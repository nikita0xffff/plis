==> flow/design.v <==
package crc_pkg;
  localparam  write_crc8 = 32'd0;
  localparam  read_crc8 = 32'd4;
  localparam  write_crc15 = 32'd8;
  localparam  read_crc15 = 32'd12;
endpackage : crc_pkg
module syst_node
#(
  parameter W_WIDTH  = 8,
  parameter X_WIDTH  = 8,
  parameter SI_WIDTH = 8,
  parameter SO_WIDTH = 17
)
(
  input  logic                clk_i,
  input  logic                rst_i,
  input  logic [W_WIDTH -1:0] weight_i,
  input  logic [SI_WIDTH-1:0] psumm_i,
  input  logic [X_WIDTH -1:0] x_i,
  output logic [SO_WIDTH-1:0] psumm_o,
  output logic [X_WIDTH -1:0] x_o
);
  logic [X_WIDTH        -1:0] x_ff;
  logic [SO_WIDTH       -1:0] psumm_ff;
  logic [X_WIDTH+W_WIDTH-1:0] weight_mult;
  assign weight_mult = x_i * weight_i;
  always_ff @(posedge clk_i or posedge rst_i) begin
    if (rst_i)
      psumm_ff <= '0;
    else
      psumm_ff <= psumm_i + weight_mult;
  end
  always_ff @(posedge clk_i or posedge rst_i) begin
    if (rst_i)
      x_ff <= '0;
    else
      x_ff <= x_i;
  end
  assign psumm_o = psumm_ff;
  assign x_o     = x_ff;
endmodule
module syst_ws
(
  input  logic clk_i,
  input  logic rst_i,
  input  logic [7:0] x1_i,
  input  logic [7:0] x2_i,
  input  logic [7:0] x3_i,
  output logic [18:0] y1_o,
  output logic [18:0] y2_o
);
  localparam W11 = 8'd2;
  localparam W12 = 8'd3;
  localparam W13 = 8'd4;
  localparam W21 = 8'd5;
  localparam W22 = 8'd6;
  localparam W23 = 8'd7;
  localparam W_WIDTH = 8;
  localparam X_WIDTH = 8;
  logic [7:0]  x1_pipe;
  logic [7:0]  x2_pipe;
  logic [7:0]  x3_pipe;
  logic [16:0] psumm11;
  logic [17:0] psumm12;
  logic [18:0] psumm13;
  logic [16:0] psumm21;
  logic [17:0] psumm22;
  logic [18:0] psumm23;
  syst_node #(
    .W_WIDTH  (8),
    .X_WIDTH  (8),
    .SI_WIDTH (1),
    .SO_WIDTH (17)
  ) node_11 (
    .clk_i    (clk_i),
    .rst_i    (rst_i),
    .weight_i (W11),
    .psumm_i  ('0),
    .x_i      (x1_i),
    .psumm_o  (psumm11),
    .x_o      (x1_pipe)
  );
  syst_node #(
    .W_WIDTH  (8),
    .X_WIDTH  (8),
    .SI_WIDTH (17),
    .SO_WIDTH (18)
  ) node_12 (
    .clk_i    (clk_i),
    .rst_i    (rst_i),
    .weight_i (W12),
    .psumm_i  (psumm11),
    .x_i      (x2_i),
    .psumm_o  (psumm12),
    .x_o      (x2_pipe)
  );
  syst_node #(
     .W_WIDTH  (8),
     .X_WIDTH  (8),
     .SI_WIDTH (18),
     .SO_WIDTH (19)
   ) node_13 (
     .clk_i    (clk_i),
     .rst_i    (rst_i),
     .weight_i (W13),
     .psumm_i  (psumm12),
     .x_i      (x3_i),
     .psumm_o  (psumm13),
     .x_o      (x3_pipe)
   );
  syst_node #(
    .W_WIDTH  (8),
    .X_WIDTH  (8),
    .SI_WIDTH (1),
    .SO_WIDTH (17)
  ) node_21 (
    .clk_i    (clk_i),
    .rst_i    (rst_i),
    .weight_i (W21),
    .psumm_i  ('0),
    .x_i      (x1_pipe),
    .psumm_o  (psumm21),
    .x_o      ()
  );
  syst_node #(
    .W_WIDTH  (8),
    .X_WIDTH  (8),
    .SI_WIDTH (17),
    .SO_WIDTH (18)
  ) node_22 (
    .clk_i    (clk_i),
    .rst_i    (rst_i),
    .weight_i (W22),
    .psumm_i  (psumm21),
    .x_i      (x2_pipe),
    .psumm_o  (psumm22),
    .x_o      ()
  );
 syst_node #(
     .W_WIDTH  (8),
     .X_WIDTH  (8),
     .SI_WIDTH (18),
     .SO_WIDTH (19)
   ) node_23 (
     .clk_i    (clk_i),
     .rst_i    (rst_i),
     .weight_i (W23),
     .psumm_i  (psumm22),
     .x_i      (x2_pipe),
     .psumm_o  (psumm23),
     .x_o      ()
   );
  assign y1_o = psumm13;
  assign y2_o = psumm23;
endmodule
Reports on syst_ws --
The steps from the RTL of syst_ws to its reports follow in flow order. Lines are those of the file above, counted from 1. Operators carry their Yosys type and port widths (W data, S select, Z words). Library cell names are shortened. A cell with -- has no value.
Inputs: top module syst_ws, clock port clk_i, cell library sky130hd, library corner tt_025C_1v80

After elaboration --
Source: Yosys, flattened and elaborated, memories not mapped. Widths are those after wreduce; folded enables and synchronous resets count as part of the registers. Registers that Yosys merges into a memory's read port (data or address) are not register bits. Print and check cells do not count.
Operators by class: $add $sub $neg 4, multiply operators 4
Operator list (count):
- $mul A8 B3 Y11 const B | 2
- $mul A8 B2 Y10 const B | 2
- $add A18 B10 Y19 | 1
- $add A18 B16 Y19 | 1
- $add A16 B16 Y17 | 1
- $add A9 B16 Y17 | 1
Word-level totals: register bits after elaboration 114, bits of input ports 26, word-level cells 16

Depth --
Depth = most cells in a row (Yosys ltp): at word level without a register or memory, in the mapped netlist without a sequential cell, where the memories' decode and read muxes count.
Logic depth: depth in word-level cells 2, ABC_AREA 0, depth in mapped cells 15

Mapped cells and area --
The flow's flattened synthesis, as Yosys stat reports it; memories are mapped. The netlist is that of the ABC_AREA named above (0 if unset); the other value can give another one.
Mapped netlist: cells in the netlist 443, synthesis area 4859.7 µm², sequential area 1851.8 µm², flip-flops 74, buffers 13
Cells by type:
- dfrtp_1 | count 74, area in all 1.85E+03 µm²
- ha_1 | count 75, area in all 938.4 µm²
- fa_1 | count 15, area in all 300.288 µm²
- xnor2_1 | count 32, area in all 280.269 µm²
- a21oi_1 | count 31, area in all 155.149 µm²
- xor2_1 | count 15, area in all 131.376 µm²
- nor2_1 | count 34, area in all 127.622 µm²
- a21o_1 | count 13, area in all 97.594 µm²
- buf_4 | count 13, area in all 97.594 µm²
- inv_1 | count 24, area in all 90.086 µm²
- o21ai_0 | count 16, area in all 80.077 µm²
- a211oi_1 | count 8, area in all 60.058 µm²
- o21a_1 | count 8, area in all 60.058 µm²
- nor2b_1 | count 6, area in all 37.536 µm²
- o21bai_1 | count 5, area in all 37.536 µm²
- nand2_1 | count 9, area in all 33.782 µm²
- nand2b_1 | count 5, area in all 31.28 µm²
- nand3_1 | count 6, area in all 30.029 µm²
Not listed: further types 31, cells in them 54. The figures by module come from a second, unflattened synthesis with its own total; it is not the netlist above.
Unflattened totals: cell total of the unflattened synthesis 1994, area total of the unflattened synthesis 19261.0 µm²
Each row is one instance without its submodules.
By module:
- syst_node | instances 2, cells 354, area 3399.5 µm², sequential area 675.6 µm²
- syst_node | instances 2, cells 345, area 3298.2 µm², sequential area 650.6 µm²
- syst_node | instances 2, cells 297, area 2929.1 µm², sequential area 625.6 µm²
- syst_ws | instances 1, cells 2, area 7.5 µm², sequential area 0.0 µm²

Timing after synthesis --
OpenSTA on the mapped netlist: ideal clock, no wires. The path of least setup slack (recovery checks aside). Input and output delay are each 20% of the period. Register names are those of the netlist, which keeps one name where synthesis merged equal registers.
Path post-synthesis: path kind input-to-reg, start input x2_i[0], end register node_12.psumm_ff[9], clock period 3.97 ns, library setup time 0.080 ns, launch time at the first pin 0.794 ns, arrival 3.138 ns, required time 3.890 ns, path slack 0.752 ns, delay of the path 2.424 ns, driving pins on the path 11, period reached after synthesis 3.218 ns
"delay of the path" is the arrival time less input delay plus setup time. "driving pins on the path" counts driving pins, that of a launching flip-flop among them; a cell with two outputs on the path counts twice. "period reached after synthesis" = period - worst setup slack (recovery checks aside). The figure is calculated, with input and output delays left at 20% of the set period. The rows between start and end are the longest chain of elaborated cells between them; the timing report does not say that the signal goes this way. Where chains are equally long, one stands for them. A line is the first line of the expression or statement that the cell stems from. Yosys adds cells for indexed reads and writes and turns some case tables into memories.
On the way, post-synthesis: cells stage by stage ha_1 > fa_1 > a211oi_1 > o21bai_1 > a21oi_1 > xor2_1 > ha_1 > or2_1 > or4_1 > o311ai_1 > xnor2_1, length of the longest elaborated chain 2, elaborated cells between the ends (all ways) 2, RTL lines with such cells 2
Ends and longest elaborated chain, post-synthesis:
- start: declaration | RTL line 47 | input  logic [7:0] x2_i,
- $mul A8 B2 Y10 | RTL line 26 | assign weight_mult = x_i * weight_i;
- $add A9 B16 Y17 | RTL line 31 | psumm_ff <= psumm_i + weight_mult;
- end: assignment | RTL line 29 | psumm_ff <= '0;
- end: assignment | RTL line 31
- end: declaration | RTL line 24 | logic [SO_WIDTH       -1:0] psumm_ff;

Timing after layout --
Path of least setup slack in the final report of run 1 (OpenROAD, finished layout, wires in). Where an end is a register, its clock arrival counts in the times.
Path post-layout: path kind reg-to-reg, start register node_12.x_ff[2], end register node_23.psumm_ff[11], clock period 2.43 ns, library setup time 0.12 ns, launch time at the first pin 0.34 ns, arrival 3.46 ns, required time 2.65 ns, path slack -0.81 ns, driving pins on the path 16
The rows between start and end are the longest chain of elaborated cells between them; the timing report does not say that the signal goes this way. Where chains are equally long, one stands for them.
On the way, post-layout: cells stage by stage dfrtp_2 > fa_1 > ha_2 > inv_2 > fa_2 > nor2b_1 > o21ai_1 > nand2b_1 > a311oi_2 > xor2_1 > ha_1 > o21ai_1 > a21oi_1 > o41ai_2 > o21ai_1 > xor2_1, length of the longest elaborated chain 2, elaborated cells between the ends (all ways) 2, RTL lines with such cells 2
Ends and longest elaborated chain, post-layout:
- start: declaration | RTL line 23 | logic [X_WIDTH        -1:0] x_ff;
- start: assignment | RTL line 35 | x_ff <= '0;
- start: assignment | RTL line 37 | x_ff <= x_i;
- $mul A8 B3 Y11 | RTL line 26 | assign weight_mult = x_i * weight_i;
- $add A18 B16 Y19 | RTL line 31 | psumm_ff <= psumm_i + weight_mult;
- end: assignment | RTL line 29 | psumm_ff <= '0;
- end: assignment | RTL line 31
- end: declaration | RTL line 24 | logic [SO_WIDTH       -1:0] psumm_ff;

==> results <==
Settings and measured results of 2 stored flow runs for module syst_ws (sky130hd), not sorted in any way. The constraints put input and output delay at 20% of the set period each and load the outputs with 0.01 pF.
"period reached": clock period set for the run, less the worst setup slack. It is reckoned from that one timing run; input and output delays stay at 20% of the period that was set.
"time used up by the worst setup path": the worst setup path's part of the clock period (all of it between registers, 20% less for each end at a port) less its slack. A launch clock that arrives late makes it longer, a capture clock that arrives late makes it shorter.
"total power of the final layout" is the tool's figure for a default switching activity; nothing was simulated.

* Run 1 | settings: period_ns 2.43; CORE_UTILIZATION 16; PLACE_DENSITY_LB_ADDON 0.16; CELL_PAD_IN_SITES_DETAIL_PLACEMENT 1; CTS_CLUSTER_SIZE 19; CAP_MARGIN 20; CORE_MARGIN 2; SLEW_MARGIN 20 | results: period reached 3.239 ns; die size 31783.8 µm²; std-cell area (final layout) 7513.5 µm²; final setup TNS -9.540 ns; total power of the final layout 7.212 mW; worst hold slack after layout 0.254 ns; synthesis area 4859.7 µm²; final design utilization 25.2 %; time used up by the worst setup path 3.24 ns; worst path kind reg-to-reg; worst slack on setup checks -0.809 ns
* Run 2 | settings: period_ns 2.1; CORE_UTILIZATION 17; HOLD_SLACK_MARGIN -0.06; CELL_PAD_IN_SITES_DETAIL_PLACEMENT 2; SLEW_MARGIN 40; MIN_ROUTING_LAYER met1; MAX_ROUTING_LAYER met5; CAP_MARGIN 20; CORE_MARGIN 2 | results: period reached 3.397 ns; die size 29955.0 µm²; std-cell area (final layout) 7960.1 µm²; final setup TNS -20.023 ns; total power of the final layout 9.733 mW; worst hold slack after layout 0.185 ns; synthesis area 4859.7 µm²; final design utilization 28.5 %; time used up by the worst setup path 3.40 ns; worst path kind reg-to-reg; worst slack on setup checks -1.297 ns
